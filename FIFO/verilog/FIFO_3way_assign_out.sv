==> flow/design.v <==
module FIFO_3way(
    input clk,reset,
    input [7:0] data_in_0,
    input [7:0] data_in_1,
    input [7:0] data_in_2,
    input [2:0] valid_in,
    output logic [7:0] data_out_0,
    output logic [7:0] data_out_1,
    output logic [7:0] data_out_2,
    output logic [2:0] able_in,
    output logic [2:0] valid_out
    );
    logic [7:0] mem [0:31];
    logic [31:0]valid;
    logic [31:0]next_valid;
    logic [4:0] next_read_ptr;
    logic [4:0] write_ptr,read_ptr;
    logic [2:0] w_v;
    logic [4:0] write_ptr_plus_1;
    logic [4:0] write_ptr_plus_2;
    logic [4:0] read_ptr_plus_1;
    logic [4:0] read_ptr_plus_2;
    assign write_ptr_plus_1 = write_ptr + 1'b1;
    assign write_ptr_plus_2 = write_ptr + 2'b10;
    assign read_ptr_plus_1 = read_ptr + 1'b1;
    assign read_ptr_plus_2 = read_ptr + 2'b10;
    assign valid_out[0] =   valid[read_ptr];
    assign valid_out[1] =   valid[read_ptr] & valid[read_ptr_plus_1];
    assign valid_out[2] =   valid[read_ptr] & valid[read_ptr_plus_1] & valid[read_ptr_plus_2];
    assign w_v[0] =   ~valid[write_ptr];
    assign w_v[1] =   w_v[0] & ~valid[write_ptr_plus_1];
    assign w_v[2] =   w_v[1] & ~valid[write_ptr_plus_2];
    assign next_read_ptr = read_ptr + valid_out[0] + valid_out[1] + valid_out[2];
    assign able_in = w_v & valid_in;
    assign data_out_0 = mem[read_ptr];
    assign data_out_1 = mem[read_ptr_plus_1];
    assign data_out_2 = mem[read_ptr_plus_2];
    always@(*)
    begin
        next_valid = valid;
        next_valid[read_ptr] = 1'b0;
        next_valid[read_ptr_plus_1] = 1'b0;
        next_valid[read_ptr_plus_2] = 1'b0;
        if (able_in[0])
        begin
            next_valid[write_ptr] = 1'b1;
            if (able_in[1])
            begin
                next_valid[write_ptr_plus_1] = 1'b1;
                if (able_in[2])
                begin
                    next_valid[write_ptr_plus_2] = 1'b1;
                end
            end
        end
    end
    always_ff @(posedge clk,posedge reset)
    begin
        if (reset)
        begin
            write_ptr <= 5'b0;
            read_ptr  <= 5'b0;
            valid     <= 32'b0;
        end
        else
        begin
            valid     <= next_valid;
            read_ptr   <= next_read_ptr;
            if(able_in[0])
            begin
                mem[write_ptr] <= data_in_0;
                if(able_in[1])
                begin
                    mem[write_ptr_plus_1] <= data_in_1;
                    if(able_in[2])
                    begin
                        mem[write_ptr_plus_2] <= data_in_2;
                        write_ptr <= write_ptr + 2'b11;
                    end
                    else
                    begin
                        mem[write_ptr_plus_2] <= mem[write_ptr_plus_2];
                        write_ptr <= write_ptr + 2'b10;
                    end
                end
                else
                begin
                    mem[write_ptr_plus_1]    <= mem[write_ptr_plus_1];
                    mem[write_ptr_plus_2]   <= mem[write_ptr_plus_2];
                    write_ptr              <= write_ptr + 2'b01;
                end
            end
            else
            begin
                mem[write_ptr]           <= mem[write_ptr];
                mem[write_ptr_plus_1]    <= mem[write_ptr_plus_1];
                mem[write_ptr_plus_2]    <= mem[write_ptr_plus_2];
                write_ptr                <= write_ptr;
            end
        end
    end
endmodule
# From RTL to reports: FIFO_3way
# What the tools print for FIFO_3way, step after step.
# Lines are those of the file above, counted from 1.
# Operators: Yosys type, input widths -> output width; for muxes data width and select width s.
# Library cell names are shortened.
# Not given: n/a
dict set report design {
  top_module {FIFO_3way}
  clk_port {clk}
  library {sky130hd}
  corner {tt_025C_1v80}
}

# After elaboration
# Source: Yosys, flattened and elaborated. Widths are those after wreduce. Registers that Yosys merges into a memory's read port (data or address) are not register bits. Print and check cells do not count.
dict set report bits {
  regBits 298
  wordCells 743
  inputBits 29
  output_inout_bits 30
}
dict set report op_classes {
  n_reduce_logical 70
  logic 27
  shift 15
  n_mux 395
  eq_ne 186
  addsub 15
}
# cell count
set ops {}
lappend ops {{$mux 8} 384}
lappend ops {{$pmux 8 s32} 3}
lappend ops {{$pmux 8 s31} 3}
lappend ops {{$eq 5x5->1 const B} 96}
lappend ops {{$shift 1x6->32 const A} 9}
lappend ops {{$eq 5x4->1 const B} 48}
lappend ops {{$and 32x32->32} 6}
lappend ops {{$or 32x32->32} 6}
lappend ops {{$shiftx 32x5->1} 6}
lappend ops {{$not 32->32} 6}
lappend ops {{$reduce_bool 4->1} 32}
lappend ops {{$eq 5x3->1 const B} 24}
lappend ops {{$mux 32} 3}
lappend ops {{$reduce_and 2->1} 32}
lappend ops {{$eq 5x2->1 const B} 12}
lappend ops {{$neg 5->6} 6}
lappend ops {{$eq 5x1->1 const B} 6}
lappend ops {{$logic_not 5->1} 6}
lappend ops {{$add 5x1->5} 3}
lappend ops {{$add 5x1->5 const B} 3}
lappend ops {{$add 5x2->5 const B} 3}
lappend ops {{$mux 5} 2}
lappend ops {{$and 1x1->1} 4}
lappend ops {{$not 1->1} 4}
lappend ops {{$and 3x3->3} 1}

# Depth
# Yosys ltp: most cells in a row. Word level: on the elaborated netlist, between registers, memories and ports. Mapped: between sequential cells and ports; inverters and the memories' decode and read muxes count.
dict set report logic_depth {
  depth_word 18
  ABC_AREA 0
  ltp_mapped 22
  depth_no_buf 14
}

# Netlist
# The flow's flattened synthesis, as Yosys stat reports it; memories are mapped. The netlist is that of the ABC_AREA named above (0 if unset); the other value can give another one.
# The area totals of this step are shown rounded.
# type count area_total_um2
set types {}
lappend types {edfxtp_1 256 7.69E+03}
lappend types {o21ai_0 599 3E+03}
lappend types {mux2i_1 288 2.88E+03}
lappend types {a21oi_1 575 2877.76}
lappend types {nand2_1 734 2.76E+03}
lappend types {a22oi_1 336 2.52E+03}
lappend types {nor2_1 587 2.2E+03}
lappend types {clkbuf_1 455 1.71E+03}
lappend types {a221oi_1 154 1.35E+03}
lappend types {mux4_2 53 1.19E+03}
lappend types {dfrtp_1 42 1.05E+03}
lappend types {a22o_1 110 963.424}
lappend types {a211oi_1 128 960.922}
lappend types {nand3_1 181 905.869}
lappend types {a31oi_1 109 681.904}
lappend types {a222oi_1 64 640.614}
lappend types {buf_2 121 605.581}
lappend types {nand4_1 94 588.064}
# Not listed: further types 87, cells in them 1152.
dict set report synth_totals {
  synth_area_um2 43300
  ff_cells 298
  buffers 670
  cells 6038
  seqArea_um2 8740
}

# Path before layout
# Path of least setup slack by OpenSTA after synthesis, without wires, with an ideal clock, recovery checks aside; 20% of the period is set as input and as output delay. Where synthesis merged equal registers, the netlist keeps one of their names.
dict set report synth_path {
  path_kind {register to output}
  startpoint {register read_ptr[0]}
  endpoint {output data_out_1[3]}
  path_buffers 7
  path_delay_ns 4.100
  required_time_ns 4.712
  path_stages 18
  t_arrival_ns 4.100
  launch_ns 0.000
  out_delay_ns 1.178
  clock_period_ns 5.89
  setup_slack_ns 0.612
  period_less_setup_slack_ns 5.278
}
# "path_delay_ns" is the arrival time less input delay plus setup time.
# At an output port there is no setup time.
# "path_stages": output pins that drive a net of the path, with the launching flip-flop's if there is one; two outputs of one cell count as two.
# "period_less_setup_slack_ns" is the clock period less the worst setup slack; recovery checks do not enter. This is arithmetic on one report: input and output delays are still those of the set period (20% each).
# The rows between start and end are the longest chain of elaborated cells between them; the timing report does not say that the signal goes this way. Where chains are equally long, one stands for them.
# A line is the first line of the expression or statement that the cell stems from. Yosys adds cells for indexed reads and writes and turns some case tables into memories.
dict set report synth_between {
  cell_sequence {dfrtp_1 ha_1 clkbuf_1 clkbuf_1 nand2_1 nor2_1 ha_1 clkbuf_1 clkbuf_1 buf_1 inv_1 ha_1 buf_1 a211oi_1 o221a_2 clkbuf_1 nor4_1 a21oi_1}
  elab_chain_cells 3
  cells_between 34
  lines_between 2
  classes_between {1 x add/sub; 31 x eq/ne; 1 x mux; 1 x reduce/logical}
}
# item line_no
set synth_lines {}
lappend synth_lines {{start, declared} 17} ;# logic [4:0] write_ptr,read_ptr;
lappend synth_lines {{start, assigned} 62} ;# read_ptr  <= 5'b0;
lappend synth_lines {{start, assigned} 68} ;# read_ptr   <= next_read_ptr;
lappend synth_lines {{$add 5x1->5} 25} ;# assign read_ptr_plus_1 = read_ptr + 1'b1;
lappend synth_lines {{$eq 5x5->1} 36} ;# assign data_out_1 = mem[read_ptr_plus_1];
lappend synth_lines {{$pmux 8 s32} 36}
lappend synth_lines {{end, declared} 8} ;# output logic [7:0] data_out_1,

Subject: flow runs of FIFO_3way

Hi,

Below are 2 stored runs of the flow (Yosys, OpenROAD; platform sky130hd) on FIFO_3way, each with its settings, unordered. Constraints: input delay and output delay 20% of the set period each, output load 0.01 pF.

[flow] stored run 1: files
==> flow/run.sh <==
#!/bin/bash
# the make line also repeats the synthesis and layout settings of config.mk as NAME=value (left out here)
make -C /OpenROAD-flow-scripts/flow DESIGN_CONFIG=/design/flow/config.mk WORK_HOME=/design/flow/orfs CLKGATE_MAP_FILE= finish
==> flow/config.mk <==
export PLATFORM = sky130hd
export DESIGN_NAME = FIFO_3way
export DESIGN_NICKNAME = FIFO_3way
export VERILOG_FILES = /design/flow/design.v
export SDC_FILE = /design/flow/constraint.sdc
export NUM_CORES = 4
export LEC_CHECK = 0
export CAP_MARGIN = 20
export CELL_PAD_IN_SITES_DETAIL_PLACEMENT = 1
export CELL_PAD_IN_SITES_GLOBAL_PLACEMENT = 1
export CORE_ASPECT_RATIO = 2.0
export CORE_MARGIN = 2
export CORE_UTILIZATION = 31
export CTS_CLUSTER_SIZE = 90
export GPL_TIMING_DRIVEN = 0
export PLACE_DENSITY = 0.8
export SLEW_MARGIN = 15
export TNS_END_PERCENT = 10
==> flow/constraint.sdc <==
create_clock -name core_clock -period 3.98 [get_ports {clk}]
set_input_delay 0.7960 -clock core_clock [delete_from_list [all_inputs] [get_ports {clk}]]
set_output_delay 0.7960 -clock core_clock [all_outputs]
set_load 0.01 [all_outputs]

[flow] stored run 1: unfinished; error GRT-0116 in routing

[flow] stored run 2: files
==> flow/run.sh <==
#!/bin/bash
# the make line also repeats the synthesis and layout settings of config.mk as NAME=value (left out here)
make -C /OpenROAD-flow-scripts/flow DESIGN_CONFIG=/design/flow/config.mk WORK_HOME=/design/flow/orfs CLKGATE_MAP_FILE= finish
==> flow/config.mk <==
export PLATFORM = sky130hd
export DESIGN_NAME = FIFO_3way
export DESIGN_NICKNAME = FIFO_3way
export VERILOG_FILES = /design/flow/design.v
export SDC_FILE = /design/flow/constraint.sdc
export NUM_CORES = 4
export LEC_CHECK = 0
export ABC_AREA = 0
export CAP_MARGIN = 20
export CELL_PAD_IN_SITES_GLOBAL_PLACEMENT = 2
export CORE_ASPECT_RATIO = 1.25
export CORE_MARGIN = 2
export CORE_UTILIZATION = 59
export CTS_CLUSTER_SIZE = 37
export GPL_TIMING_DRIVEN = 0
export PLACE_DENSITY_LB_ADDON = 0.16
export SLEW_MARGIN = 20
==> flow/constraint.sdc <==
create_clock -name core_clock -period 3.5 [get_ports {clk}]
set_input_delay 0.7000 -clock core_clock [delete_from_list [all_inputs] [get_ports {clk}]]
set_output_delay 0.7000 -clock core_clock [all_outputs]
set_load 0.01 [all_outputs]

[flow] stored run 2: unfinished; error FLW-0024 in placement

Regards
